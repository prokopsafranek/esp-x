==> flow/design.v <==
`timescale 1ns/1ps
module spi_flash_controller (
    input wire clk,
    input wire rst,
    input wire [23:0] addr,
    output reg [31:0] rdata,
    input wire re,
    output reg spi_cs,
    output reg spi_sclk,
    output reg spi_mosi,
    input wire spi_miso
);
    localparam IDLE = 3'd0;
    localparam CMD = 3'd1;
    localparam ADDR = 3'd2;
    localparam READ = 3'd3;
    localparam DONE = 3'd4;
    reg [2:0] state;
    reg [5:0] bit_cnt;
    reg [7:0] cmd;
    reg [23:0] addr_buf;
    reg [31:0] data_buf;
    reg sclk_en;
    parameter READ_CMD = 8'h03;
    always @(posedge clk or posedge rst) begin
        if (rst) begin
            state <= IDLE;
            spi_cs <= 1'b1;
            spi_sclk <= 1'b0;
            spi_mosi <= 1'b0;
            rdata <= 32'h00000000;
            bit_cnt <= 6'd0;
            cmd <= 8'h00;
            addr_buf <= 24'h000000;
            data_buf <= 32'h00000000;
            sclk_en <= 1'b0;
        end else begin
            case (state)
                IDLE: begin
                    spi_cs <= 1'b1;
                    spi_sclk <= 1'b0;
                    sclk_en <= 1'b0;
                    if (re) begin
                        spi_cs <= 1'b0;
                        cmd <= READ_CMD;
                        addr_buf <= addr;
                        bit_cnt <= 6'd8;
                        state <= CMD;
                        sclk_en <= 1'b1;
                    end
                end
                CMD: begin
                    spi_sclk <= ~spi_sclk;
                    if (spi_sclk) begin
                        spi_mosi <= cmd[7];
                        cmd <= {cmd[6:0], 1'b0};
                    end else begin
                        bit_cnt <= bit_cnt - 1;
                        if (bit_cnt == 6'd1) begin
                            bit_cnt <= 6'd24;
                            state <= ADDR;
                        end
                    end
                end
                ADDR: begin
                    spi_sclk <= ~spi_sclk;
                    if (spi_sclk) begin
                        spi_mosi <= addr_buf[23];
                        addr_buf <= {addr_buf[22:0], 1'b0};
                    end else begin
                        bit_cnt <= bit_cnt - 1;
                        if (bit_cnt == 6'd1) begin
                            bit_cnt <= 6'd32;
                            state <= READ;
                        end
                    end
                end
                READ: begin
                    spi_sclk <= ~spi_sclk;
                    if (!spi_sclk) begin
                        data_buf <= {data_buf[30:0], spi_miso};
                        bit_cnt <= bit_cnt - 1;
                        if (bit_cnt == 6'd1) begin
                            state <= DONE;
                        end
                    end
                end
                DONE: begin
                    spi_cs <= 1'b1;
                    spi_sclk <= 1'b0;
                    rdata <= data_buf;
                    state <= IDLE;
                end
                default: state <= IDLE;
            endcase
        end
    end
endmodule
# Tool chain data of spi_flash_controller
# What the tools print for spi_flash_controller, step after step.
# Lines are those of the file above, counted from 1.
# Cell names lack the library's common part.
# The mark - stands for no value.
# setup
top	spi_flash_controller
clock	clk
lib	sky130hd
lib_corner	tt_025C_1v80

# Word level
# Yosys after proc, flatten, opt, wreduce and memory -nomap, before mapping. Memory bits, and registers merged into a memory's read port (data or address), are not among the register bits. Print and check cells are not counted.
# word_totals
reg_bits	108
latchBits	0
mem_bits_rw	0
romBits	0
clocked_rd_ports_x_width	0
memories	0
inputBits	28
elab_cells	67
# classes
addsub	1
n_mul	0
div_mod_pow	0
cmp	0
eq_ne	14
shifts	0
n_mux	27
n_logic	1
reduce_and_logical	15
# op_table
op	n
case mux 24 bit (select 2 bit)	1
two-way mux 24 bit	2
two-way mux 6 bit	6
case mux 6 bit (select 4 bit)	1
two-way mux 3 bit	7
!= test 2 bit with constant B	9
case mux 8 bit (select 2 bit)	1
two-way mux 8 bit	2
case mux 3 bit (select 4 bit)	1
nonzero test 2 bit	5
AND reduction 3 bit	3
AND reduction 7 bit	1
== test 3 x 2 -> 1 bit with constant B	2
subtractor 6 x 1 -> 6 bit with constant B	1
== test 6 x 1 -> 1 bit with constant B	1
case mux 1 bit (select 2 bit)	3
AND reduction 5 bit	1
nonzero test 4 bit	1
== test 3 x 1 -> 1 bit with constant B	1
== test 3 bit with constant B	1
zero test 3 bit	1
OR reduction 3 bit	1
two-way mux 1 bit	3
AND reduction 2 bit	1
OR reduction 2 bit	1
inverter 1 bit	1

# Depth
# Depth = most cells in a row (Yosys ltp): at word level without a register or memory, in the mapped netlist without a sequential cell, where the memories' decode and read muxes count.
# depth
word_depth	4
ABC_AREA	0
mapped_depth	7
ltp_nobuf	7

# Netlist
# The flow's flattened synthesis, as Yosys stat reports it; memories are mapped. The netlist is that of the ABC_AREA named above (0 if unset); the other value can give another one.
# The area totals of this step are shown rounded.
# mapped
mapped_cells	357
yosys_area_um2	4569
ff_cells	110
# by_type
cell	n	type_area_um2
dfrtp_1	108	2.7E+03
mux2_2	65	731.952
mux2i_1	25	250.24
a21oi_1	28	140.134
nor2_1	30	112.608
o21ai_0	20	100.096
nand2_1	16	60.058
buf_2	11	55.053
dfstp_2	2	52.55
inv_1	10	37.536
nand3_1	6	30.029
ha_1	2	25.024
buf_6	2	22.522
o211ai_4	1	21.27
nor3_1	4	20.019
clkbuf_1	5	18.768
o2111ai_1	2	17.517
a21oi_4	1	16.266
# Not listed: further types 18, cells in them 19.

# Path before layout
# Path of least setup slack by OpenSTA after synthesis, without wires, with an ideal clock, recovery checks aside; 20% of the period is set as input and as output delay. Where synthesis merged equal registers, the netlist keeps one of their names.
# synth_path
kind	register to register
from	register bit_cnt[2]
to	register state
clock_period_ps	1640
setup_time_ps	125
launch_ps	0
t_arrival_ps	1462
required_time_ps	1515
setup_slack_ps	54
path_delay_ps	1587
path_stages	5
n_path_buf	0
synth_period_reached_ps	1586
# "path_delay_ps" is the arrival time less input delay plus setup time.
# "path_stages": output pins that drive a net of the path, with the launching flip-flop's if there is one; two outputs of one cell count as two.
# "synth_period_reached_ps" = period - worst setup slack (recovery checks aside). The figure is calculated, with input and output delays left at 20% of the set period.
# An end named without its bit number is one bit of that signal or, where synthesis recoded a state register, one of its new flip-flops.
# The rows between start and end are the longest chain of elaborated cells between them; the timing report does not say that the signal goes this way. Where chains are equally long, one stands for them.
# A line is the first line of the expression or statement that the cell stems from. Yosys adds cells for indexed reads and writes and turns some case tables into memories.
# At most two assigning lines are given for a register; there are more.
# synth_between
path_cell_list	dfrtp_1 -> nor3_1 -> nand3b_2 -> nor2_1 -> mux2_2
elab_chain_cells	4
cone_cells	12
# synth_lines
item	line_no	rtl
start, declared	19	reg [5:0] bit_cnt;
start, assigned	58	bit_cnt <= bit_cnt - 1;
start, assigned	71	bit_cnt <= bit_cnt - 1;
== test 6 x 1 -> 1 bit	83	if (bit_cnt == 6'd1) begin
two-way mux 3 bit	83
two-way mux 3 bit	80	if (!spi_sclk) begin
case mux 3 bit (select 4 bit)	38	case (state)
end, assigned	27	state <= IDLE;
end, assigned	48	state <= CMD;
end, declared	18	reg [2:0] state;

# Timing after layout
# Path of least setup slack in the final report of entry A (OpenROAD, finished layout, wires in). Where an end is a register, its clock arrival counts in the times.
# The path's times are printed in steps of 10 ps; the period is the one set.
# layout_path
kind	register to register
from	register state
to	register bit_cnt[4]
clock_period_ps	1480
setup_time_ps	110
launch_ps	350
t_arrival_ps	1700
required_time_ps	1720
setup_slack_ps	20
path_stages	5
n_path_buf	0
# An end named without its bit number is one bit of that signal or, where synthesis recoded a state register, one of its new flip-flops.
# The rows between start and end are the longest chain of elaborated cells between them; the timing report does not say that the signal goes this way. Where chains are equally long, one stands for them.
# At most two assigning lines are given for a register; there are more.
# layout_between
path_cell_list	dfrtp_1 -> or3_4 -> o211ai_4 -> a21oi_2 -> a22o_1
elab_chain_cells	3
cone_cells	11
lines_between	1
# layout_lines
item	line_no	rtl
start, declared	18	reg [2:0] state;
start, assigned	27	state <= IDLE;
start, assigned	48	state <= CMD;
== test 3 x 2 -> 1 bit	38	case (state)
nonzero test 4 bit	-
AND reduction 5 bit	-
end, assigned	58	bit_cnt <= bit_cnt - 1;
end, assigned	71	bit_cnt <= bit_cnt - 1;
end, declared	19	reg [5:0] bit_cnt;

--- measured runs ---
Stored flow runs of spi_flash_controller (2 of them; Yosys, OpenROAD, sky130hd). They differ in their settings and are not a sequence. Constraints: input delay and output delay 20% of the set period each, output load 0.01 pF.
"clock_period_reached_ps" means the clock period less the worst setup slack. The figure is calculated, with input and output delays left at 20% of the set period.
"worst_path_allowed_less_slack_ps" means the part of the period allowed to the worst setup path (the constraints hold back 20% at inputs and 20% at outputs) less its slack; where the path has registers, the arrival times of their clocks count too.
"design_power_uw" rests on the timing tool's default activity at the inputs, not on a simulated workload.
"worst_path_allowed_less_slack_ps" is known to 10 ps.
Results are given in rounded form.

Entry A, flow files:
==> flow/run.sh <==
#!/bin/bash
# the make line also repeats the synthesis and layout settings of config.mk as NAME=value (left out here)
make -C /OpenROAD-flow-scripts/flow DESIGN_CONFIG=/design/flow/config.mk WORK_HOME=/design/flow/orfs CLKGATE_MAP_FILE= finish
==> flow/config.mk <==
export PLATFORM = sky130hd
export DESIGN_NAME = spi_flash_controller
export DESIGN_NICKNAME = spi_flash_controller
export VERILOG_FILES = /design/flow/design.v
export SDC_FILE = /design/flow/constraint.sdc
export NUM_CORES = 4
export LEC_CHECK = 0
export CAP_MARGIN = 20
export CORE_MARGIN = 2
export CORE_UTILIZATION = 40
export SLEW_MARGIN = 20
==> flow/constraint.sdc <==
create_clock -name core_clock -period 1.48 [get_ports {clk}]
set_input_delay 0.2960 -clock core_clock [delete_from_list [all_inputs] [get_ports {clk}]]
set_output_delay 0.2960 -clock core_clock [all_outputs]
set_load 0.01 [all_outputs]

==> results of entry A, as CSV <==
result,value
total_negative_slack_ps,0
clock_period_reached_ps,1459
worst_path_allowed_less_slack_ps,1460
timing.worst_path_kind,"register to register"
util_pct,53.6
final_setup_ws_ps,21
design_power_uw,5417
final_cell_area_um2,6047
synth_chip_area_um2,4569
die_footprint_um2,12290

Entry B, flow files:
==> flow/run.sh <==
#!/bin/bash
# the make line also repeats the synthesis and layout settings of config.mk as NAME=value (left out here)
make -C /OpenROAD-flow-scripts/flow DESIGN_CONFIG=/design/flow/config.mk WORK_HOME=/design/flow/orfs CLKGATE_MAP_FILE= finish
==> flow/config.mk <==
export PLATFORM = sky130hd
export DESIGN_NAME = spi_flash_controller
export DESIGN_NICKNAME = spi_flash_controller
export VERILOG_FILES = /design/flow/design.v
export SDC_FILE = /design/flow/constraint.sdc
export NUM_CORES = 4
export LEC_CHECK = 0
export CAP_MARGIN = 20
export CELL_PAD_IN_SITES_DETAIL_PLACEMENT = 2
export CORE_ASPECT_RATIO = 1.17
export CORE_MARGIN = 2
export CORE_UTILIZATION = 26
export CTS_CLUSTER_SIZE = 46
export GPL_ROUTABILITY_DRIVEN = 0
export MAX_ROUTING_LAYER = met5
export MIN_ROUTING_LAYER = met1
export PLACE_DENSITY_LB_ADDON = 0.03
export SETUP_SLACK_MARGIN = 0.71
export SLEW_MARGIN = 20
==> flow/constraint.sdc <==
create_clock -name core_clock -period 2.59 [get_ports {clk}]
set_input_delay 0.5180 -clock core_clock [delete_from_list [all_inputs] [get_ports {clk}]]
set_output_delay 0.5180 -clock core_clock [all_outputs]
set_load 0.01 [all_outputs]

==> results of entry B, as CSV <==
result,value
total_negative_slack_ps,0
clock_period_reached_ps,1809
worst_path_allowed_less_slack_ps,1290
timing.worst_path_kind,"register to output"
util_pct,33.4
final_setup_ws_ps,781
design_power_uw,3221
final_cell_area_um2,5757
synth_chip_area_um2,4569
die_footprint_um2,18650
--- end ---
