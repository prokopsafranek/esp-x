==> flow/design.v <==
`timescale 1ns/1ps
module uart_controller (
    input wire clk,
    input wire rst,
    input wire [3:0] addr,
    input wire [31:0] wdata,
    output reg [31:0] rdata,
    input wire we,
    input wire re,
    input wire uart_rx,
    output reg uart_tx,
    output reg wake
);
    reg [7:0] tx_data;
    reg [7:0] rx_data;
    reg tx_busy;
    reg rx_ready;
    reg [3:0] tx_bit_cnt;
    reg [3:0] rx_bit_cnt;
    reg [9:0] tx_shift;
    reg [9:0] rx_shift;
    reg [15:0] baud_cnt;
    reg rx_prev;
    parameter BAUD_DIV = 868;
    always @(posedge clk or posedge rst) begin
        if (rst) begin
            rdata <= 32'h00000000;
            tx_data <= 8'h00;
            rx_data <= 8'h00;
            tx_busy <= 1'b0;
            rx_ready <= 1'b0;
            tx_bit_cnt <= 4'h0;
            rx_bit_cnt <= 4'h0;
            tx_shift <= 10'h3FF;
            rx_shift <= 10'h000;
            baud_cnt <= 16'h0000;
            uart_tx <= 1'b1;
            wake <= 1'b0;
            rx_prev <= 1'b1;
        end else begin
            wake <= 1'b0;
            if (we) begin
                case (addr[3:0])
                    4'h0: begin
                        tx_data <= wdata[7:0];
                        tx_busy <= 1'b1;
                        tx_shift <= {1'b1, wdata[7:0], 1'b0};  
                        tx_bit_cnt <= 4'd10;
                        baud_cnt <= 16'h0000;
                    end
                endcase
            end
            if (re) begin
                case (addr[3:0])
                    4'h0: rdata <= {24'h000000, tx_data};
                    4'h4: rdata <= {24'h000000, rx_data};
                    4'h8: rdata <= {30'h00000000, rx_ready, tx_busy};
                    default: rdata <= 32'h00000000;
                endcase
            end
            if (tx_busy) begin
                if (baud_cnt == BAUD_DIV - 1) begin
                    baud_cnt <= 16'h0000;
                    uart_tx <= tx_shift[0];
                    tx_shift <= {1'b1, tx_shift[9:1]};
                    tx_bit_cnt <= tx_bit_cnt - 1;
                    if (tx_bit_cnt == 4'd1)
                        tx_busy <= 1'b0;
                end else begin
                    baud_cnt <= baud_cnt + 1;
                end
            end else begin
                uart_tx <= 1'b1;
            end
            rx_prev <= uart_rx;
            if (!uart_rx && rx_prev && !rx_ready && rx_bit_cnt == 4'h0) begin
                rx_bit_cnt <= 4'd10;
                baud_cnt <= 16'h0000;
                wake <= 1'b1;
            end
            if (rx_bit_cnt > 0) begin
                if (baud_cnt == BAUD_DIV - 1) begin
                    baud_cnt <= 16'h0000;
                    rx_shift <= {uart_rx, rx_shift[9:1]};
                    rx_bit_cnt <= rx_bit_cnt - 1;
                    if (rx_bit_cnt == 4'd1) begin
                        rx_data <= rx_shift[8:1];
                        rx_ready <= 1'b1;
                    end
                end else begin
                    baud_cnt <= baud_cnt + 1;
                end
            end
            if (re && addr[3:0] == 4'h4)
                rx_ready <= 1'b0;
        end
    end
endmodule
==> Step by step through the tools: uart_controller <==
What the tools print for uart_controller, step after step.
Line numbers count from 1 in the design file above.
Cell names lack the library's common part.
{ "inputs": {"top_module": "uart_controller", "clock": "clk", "library": "sky130hd", "lib_corner": "tt_025C_1v80"} }

==> Word-level counts <==
Yosys after proc, flatten, opt, wreduce and memory -nomap, before mapping. Memory bits, and registers merged into a memory's read port (data or address), are not among the register bits. Print and check cells are not counted. Equal cells are merged and count once.
{ "word_totals": {"input_bits": 41, "wordCells": 71, "ff_bits": 97, "output_inout_bits": 34} }
{ "classes": {"reduce_logical": 18, "muxes": 30, "n_cmp": 1, "eq_ne": 6, "add_sub_neg": 3} }
{ "op_table": {"columns": ["op", "count"], "rows": [
  ["16-bit two-way mux", 6],
  ["10-bit two-way mux", 4],
  ["4-bit two-way mux", 7],
  ["8-bit case mux with 3-bit select", 1],
  ["16-bit by 1-bit adder with 16-bit output (second input constant)", 1],
  ["16-bit by 10-bit == test with 1-bit output (second input constant)", 1],
  ["1-bit two-way mux", 12],
  ["4-bit by 1-bit subtractor with 4-bit output (second input constant)", 2],
  ["4-bit by 1-bit == test with 1-bit output (second input constant)", 2],
  ["4-bit zero test", 2],
  ["4-bit nonzero test", 2],
  ["2-bit AND reduction", 3],
  ["2-bit nonzero test", 3],
  ["3-bit AND reduction", 2],
  ["1-bit logical AND", 4],
  ["4-bit by 1-bit > comparator with 1-bit output (second input constant)", 1],
  ["4-bit by 3-bit == test with 1-bit output (second input constant)", 1],
  ["4-bit == test (second input constant)", 1],
  ["1-bit zero test", 2],
  ["2-bit by 1-bit inequality test with 1-bit output (second input constant)", 1]
]} }

==> Longest topological paths <==
Yosys ltp: most cells in a row. Word level: on the elaborated netlist, between registers, memories and ports. Mapped: between sequential cells and ports; inverters and the memories' decode and read muxes count.
{ "logic_depth": {"word_depth": 7, "abc_area": 0, "depth_mapped": 7, "mapped_depth_nobuf": 6} }

==> Mapped cells and area <==
Source: synth_stat.txt of the flow (Yosys; design flattened, memories mapped). It holds for the ABC_AREA given above (unset counts as 0); a run with the other value may have another netlist.
{ "by_type": {"columns": ["cell", "count", "type_area_um2"], "rows": [
  ["dfrtp_1", 60, 1501.44],
  ["dfstp_2", 12, 315.302],
  ["buf_4", 24, 180.173],
  ["mux2i_1", 17, 170.163],
  ["mux2_2", 15, 168.912],
  ["mux2_4", 8, 120.115],
  ["nand3_1", 23, 115.11],
  ["nand2_1", 23, 86.333],
  ["inv_1", 22, 82.579],
  ["a31oi_1", 12, 75.072],
  ["o211ai_1", 9, 67.565],
  ["ha_1", 5, 62.56],
  ["nand4_1", 10, 62.56],
  ["o22ai_1", 9, 56.304],
  ["a21oi_1", 10, 50.048],
  ["nor3_1", 10, 50.048],
  ["clkbuf_1", 13, 48.797],
  ["o21ai_0", 8, 40.038]
]} }
Other cell types: 28; their cells: 61.
{ "mapped": {"sequential_area_um2": 1816.7, "buf_cells": 42, "synth_area_um2": 3701.0, "ff_cells": 72, "cell_count": 351} }

==> Path before layout <==
OpenSTA on the mapped netlist: ideal clock, no wires. The path of least setup slack (recovery checks aside). Input and output delay are each 20% of the period. Register names are those of the netlist, which keeps one name where synthesis merged equal registers.
{ "synth_timing": {"path_type": "register to register", "start": "register baud_cnt[0]", "end": "register rx_data[0]", "slack_ps": 707, "tclk_ps": 2740, "setup_time_ps": 125, "arrival_time_ps": 1907, "delay_ps": 2032, "launch_ps": 0, "required_time_ps": 2615, "n_path_buf": 1, "driving_pins": 7, "period_less_setup_slack_ps": 2033} }
"delay_ps" is the arrival time less input delay plus setup time.
"driving_pins": output pins that drive a net of the path, with the launching flip-flop's if there is one; two outputs of one cell count as two.
"period_less_setup_slack_ps" = period - worst setup slack (recovery checks aside). The figure is calculated, with input and output delays left at 20% of the set period.
The rows between start and end are the longest chain of elaborated cells between them; the timing report does not say that the signal goes this way. Where chains are equally long, one stands for them.
Each line given opens the expression or statement behind the cell; cells for indexed reads and writes are added by Yosys, which also makes memories of some case tables.
A register here has more assigning lines than the two given.
{ "synth_between": {"path_cell_list": "dfrtp_1 > ha_1 > nor4b_2 > nand4_2 > or4_1 > buf_6 > mux2_4", "elab_chain_cells": 2, "cone_cells": 2, "classes_between": "1 x eq/ne; 1 x reduce/logical"} }
{ "synth_rtl": {"columns": ["item", "line", "rtl"], "rows": [
  ["start: declaration", 22, "reg [15:0] baud_cnt;"],
  ["start: assignment", 70, "baud_cnt <= baud_cnt + 1;"],
  ["start: assignment", 91, "baud_cnt <= baud_cnt + 1;"],
  ["16-bit by 10-bit == test with 1-bit output", 82, "if (baud_cnt == BAUD_DIV - 1) begin"],
  ["3-bit AND reduction", null, null],
  ["end: assignment", 29, "rx_data <= 8'h00;"],
  ["end: assignment", 87, "rx_data <= rx_shift[8:1];"],
  ["end: declaration", 15, "reg [7:0] rx_data;"]
]} }

==> Worst path after layout <==
Path of least setup slack in the final report of stored run 1 (OpenROAD, finished layout, wires in). Where an end is a register, its clock arrival counts in the times.
The path's times are printed in steps of 10 ps; the period is the one set.
{ "layout_timing": {"path_type": "register to register", "start": "register baud_cnt[0]", "end": "register rx_data[2]", "launch_ps": 340, "tclk_ps": 1890, "required_time_ps": 2130, "n_path_buf": 1, "driving_pins": 7, "slack_ps": -50, "setup_time_ps": 110, "arrival_time_ps": 2180} }
The rows between start and end are the longest chain of elaborated cells between them; the timing report does not say that the signal goes this way. Where chains are equally long, one stands for them.
A register here has more assigning lines than the two given.
{ "layout_between": {"path_cell_list": "dfrtp_1 > ha_2 > nor4b_4 > nand4_2 > or4_4 > buf_6 > mux2_4", "elab_chain_cells": 2, "cone_cells": 2, "classes_between": "1 x eq/ne; 1 x reduce/logical"} }
{ "layout_rtl": {"columns": ["item", "line", "rtl"], "rows": [
  ["start: declaration", 22, "reg [15:0] baud_cnt;"],
  ["start: assignment", 70, "baud_cnt <= baud_cnt + 1;"],
  ["start: assignment", 91, "baud_cnt <= baud_cnt + 1;"],
  ["16-bit by 10-bit == test with 1-bit output", 82, "if (baud_cnt == BAUD_DIV - 1) begin"],
  ["3-bit AND reduction", null, null],
  ["end: assignment", 29, "rx_data <= 8'h00;"],
  ["end: assignment", 87, "rx_data <= rx_shift[8:1];"],
  ["end: declaration", 15, "reg [7:0] rx_data;"]
]} }

Add stored flow runs of uart_controller

Top module uart_controller; platform sky130hd; tools Yosys and OpenROAD; 2 stored runs in no particular order. Input and output delays are each 20% of the period that was set; the output load is 0.01 pF.
"achieved clock period" = clock period - worst setup slack. The figure is calculated, with input and output delays left at 20% of the set period.
"worst setup path time": the worst setup path's part of the clock period (all of it between registers, 20% less for each end at a port) less its slack. A launch clock that arrives late makes it longer, a capture clock that arrives late makes it shorter.
"worst setup path time" is known to 10 ps.

==> stored run 1: settings <==
{ "period_ns": 1.89, "CORE_UTILIZATION": 56, "SETUP_SLACK_MARGIN": 0.56, "PLACE_DENSITY_LB_ADDON": 0.0, "TNS_END_PERCENT": 5, "GPL_ROUTABILITY_DRIVEN": 1, "CTS_CLUSTER_DIAMETER": 141, "CAP_MARGIN": 30, "MIN_ROUTING_LAYER": "met2", "MAX_ROUTING_LAYER": "met4", "CORE_MARGIN": 2, "SLEW_MARGIN": 20 }
==> stored run 1: results <==
total die area: 7275.2 sq um
utilization after layout: 0.731
standard-cell area after routing: 4668.2 sq um
worst setup path time: 1940 ps
critical path kind: register to register
worst setup slack after layout: -50 ps
post-synthesis cell area: 3701.0 sq um
achieved clock period: 1940 ps

==> stored run 2: settings <==
{ "period_ns": 2.12, "SETUP_SLACK_MARGIN": 0.57, "CAP_MARGIN": 20, "CORE_MARGIN": 2, "CORE_UTILIZATION": 40, "SLEW_MARGIN": 20 }
==> stored run 2: results <==
total die area: 10038.0 sq um
utilization after layout: 0.541
standard-cell area after routing: 4932.2 sq um
worst setup path time: 2020 ps
critical path kind: register to register
worst setup slack after layout: 100 ps
post-synthesis cell area: 3701.0 sq um
achieved clock period: 2020 ps
