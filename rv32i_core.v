==> flow/design.v <==
`timescale 1ns/1ps
module rv32i_core (
    input wire clk,
    input wire rst,
    output reg [31:0] addr,
    output reg [31:0] wdata,
    input wire [31:0] rdata,
    output reg we,
    output reg re,
    output reg [3:0] be
);
    reg [31:0] pc;
    reg [31:0] instruction;
    reg [1:0] state;
    always @(posedge clk or posedge rst) begin
        if (rst) begin
            pc <= 32'h00000000;
            addr <= 32'h00000000;
            wdata <= 32'h00000000;
            we <= 1'b0;
            re <= 1'b0;
            be <= 4'b1111;
            instruction <= 32'h00000013;  
            state <= 2'b00;
        end else begin
            case (state)
                2'b00: begin  
                    addr <= pc;
                    re <= 1'b1;
                    we <= 1'b0;
                    state <= 2'b01;
                end
                2'b01: begin  
                    instruction <= rdata;
                    re <= 1'b0;
                    pc <= pc + 4;
                    state <= 2'b00;
                end
                default: state <= 2'b00;
            endcase
        end
    end
endmodule
# From RTL to reports: rv32i_core
# Tool output for the design above, in the order of the flow.
# Lines are those of the file above, counted from 1.
# Operators: Yosys type, input widths -> output width; for muxes data width and select width s.
# Library cell names are shortened.
# A cell with n/a has no value.
# setup
design	rv32i_core
clock	clk
cell_library	sky130hd
pvt_corner	tt_025C_1v80

# After elaboration
# Yosys after proc, flatten, opt, wreduce and memory -nomap, before mapping. Memory bits, and registers merged into a memory's read port (data or address), are not among the register bits. Print and check cells are not counted. Equal cells are merged and count once.
# classes
reduce_logical	2
add_sub_neg	1
mux	2
equal	1
# ops
op	n
$add 32x3->32 const B	1
$logic_not 2->1	1
$reduce_bool 2->1	1
$pmux 1 s2	1
$eq 1x1->1 const B	1
$mux 1	1
# word_totals
word_cells	10
out_inout_bits	70
input_bits	34
register_bits	66

# Logic depth
# Yosys ltp: most cells in a row. Word level: on the elaborated netlist, between registers, memories and ports. Mapped: between sequential cells and ports; inverters and the memories' decode and read muxes count.
# depth
word_depth	2
abc_area	0
ltp_mapped	5

# After synthesis
# Source: synth_stat.txt of the flow (Yosys; design flattened, memories mapped). It holds for the ABC_AREA given above (unset counts as 0); a run with the other value may have another netlist.
# The area totals of this step are shown rounded.
# types
cell_type	n
dfrtp_1	62
mux2_2	31
buf_4	39
xnor2_1	24
nand3_1	11
nand4_1	8
xor2_1	5
nor4_4	2
nand2_1	10
dfstp_2	1
nor2_1	7
nand4_4	1
and3_1	3
and4_1	2
ha_1	1
nand4_2	1
buf_1	3
inv_1	3
# Other cell types: 6; their cells: 7.
# mapped
stdcells	221
seqArea_um2	1580
ffs	63
n_buf	43
synth_area_um2	2830

# Timing after synthesis
# Source: OpenSTA report_checks on the synthesized netlist (no wires, ideal clock, input and output delay 20% of the period each), path of least setup slack; recovery checks are left aside. Register names are those of the netlist, which keeps one name where synthesis merged equal registers.
# synth_path
path_kind	reg2reg
from	reg state
to	reg pc[31]
required_ps	1627
path_delay_ps	1507
path_stages	6
path_slack_ps	243
clock_period_ps	1750
t_arrival_ps	1384
n_path_buf	1
period_less_setup_slack_ps	1507
# "path_delay_ps" = arrival - input delay + setup time.
# "path_stages": output pins that drive a net of the path, with the launching flip-flop's if there is one; two outputs of one cell count as two.
# "period_less_setup_slack_ps" = period - worst setup slack (recovery checks aside). The figure is calculated, with input and output delays left at 20% of the set period.
# An end named without its bit number is one bit of that signal or, where synthesis recoded a state register, one of its new flip-flops.
# The rows between start and end are the longest chain of elaborated cells between them; the timing report does not say that the signal goes this way. Where chains are equally long, one stands for them.
# A line is the first line of the expression or statement that the cell stems from. Yosys adds cells for indexed reads and writes and turns some case tables into memories.
# A register here has more assigning lines than the two given.
# synth_between
path_cell_list	dfrtp_1 -> buf_2 -> nand4_4 -> nor4_4 -> nand4_1 -> xnor2_1
elab_chain_len	1
cells_between	1
lines_between	1
classes_between	eq/ne (1)
# synth_lines
element	line_no	text
start: assignment	24	state <= 2'b00;
start: assignment	31	state <= 2'b01;
$eq 1x1->1	26	case (state)
end: assignment	17	pc <= 32'h00000000;
end: assignment	36	pc <= pc + 4;
end: declaration	12	reg [31:0] pc;

# Path in the finished layout
# Path of least setup slack in the final report of flow run 1 (OpenROAD, finished layout, wires in). Where an end is a register, its clock arrival counts in the times.
# The report prints the path's times to 10 ps; the period is as set.
# layout_path
path_kind	reg2reg
from	reg pc[6]
to	reg pc[31]
required_ps	1250
path_stages	6
n_path_buf	1
t_arrival_ps	1610
clock_period_ps	1040
path_slack_ps	-370
# The rows between start and end are the longest chain of elaborated cells between them; the timing report does not say that the signal goes this way. Where chains are equally long, one stands for them.
# layout_between
path_cell_list	dfrtp_1 -> nand4_4 -> nor4_4 -> buf_4 -> nand4_1 -> xnor2_1
elab_chain_len	1
cells_between	1
lines_between	1
classes_between	add/sub (1)
# layout_lines
element	line_no	text
start: declaration	12	reg [31:0] pc;
start: assignment	17	pc <= 32'h00000000;
start: assignment	36	pc <= pc + 4;
$add 32x3->32	36
end: assignment	17
end: assignment	36
end: declaration	12

# Measured results for rv32i_core: 2 stored runs of the Yosys and OpenROAD flow on sky130hd. The settings differ; the order carries no meaning. The constraints put input and output delay at 20% of the set period each and load the outputs with 0.01 pF.
# "achieved_period_ps": clock period set for the run, less the worst setup slack. It is reckoned from that one timing run; input and output delays stay at 20% of the period that was set.
# "worstPathTime_ps" = time allowed to the worst setup path (clock period - input delay - output delay, where it has them) - its slack; a late launch clock adds to it, a late capture clock takes from it.
# "power.total_uw": no workload was simulated; the value follows from the tool's default switching activity.
# "worstPathTime_ps" is known to 10 ps.
# Measured values are rounded.
# Among the settings, - means not set for that run.
# A result given as - is not shown for that run.
run name	period_ns	CORE_UTILIZATION	SETUP_SLACK_MARGIN	PLACE_DENSITY_LB_ADDON	CORE_MARGIN	TNS_END_PERCENT	CTS_CLUSTER_SIZE	CTS_CLUSTER_DIAMETER	SLEW_MARGIN	CAP_MARGIN	PLACE_DENSITY	CELL_PAD_IN_SITES_GLOBAL_PLACEMENT	CELL_PAD_IN_SITES_DETAIL_PLACEMENT	MIN_ROUTING_LAYER	power.total_uw	tns_setup_ps	util_frac	layout_stdcell_area_um2	final_die_area_um2	setup_ws_ps	achieved_period_ps	worstPathTime_ps	timing.worst_path_kind	post_synth_area_um2
flow run 1	1.04	24	0.01	0.2	5	55	29	146	15	20	-	-	-	-	5740	-14900	0.364	4170	14100	-368	1408	1410	reg2reg	2830
flow run 2	1.42	41	0.34	-	2	-	-	-	0	20	0.51	2	2	met2	-	-	-	-	-	-	-	-	-	-
# Flow run 2: did not finish, routing stopped with DPL-0033
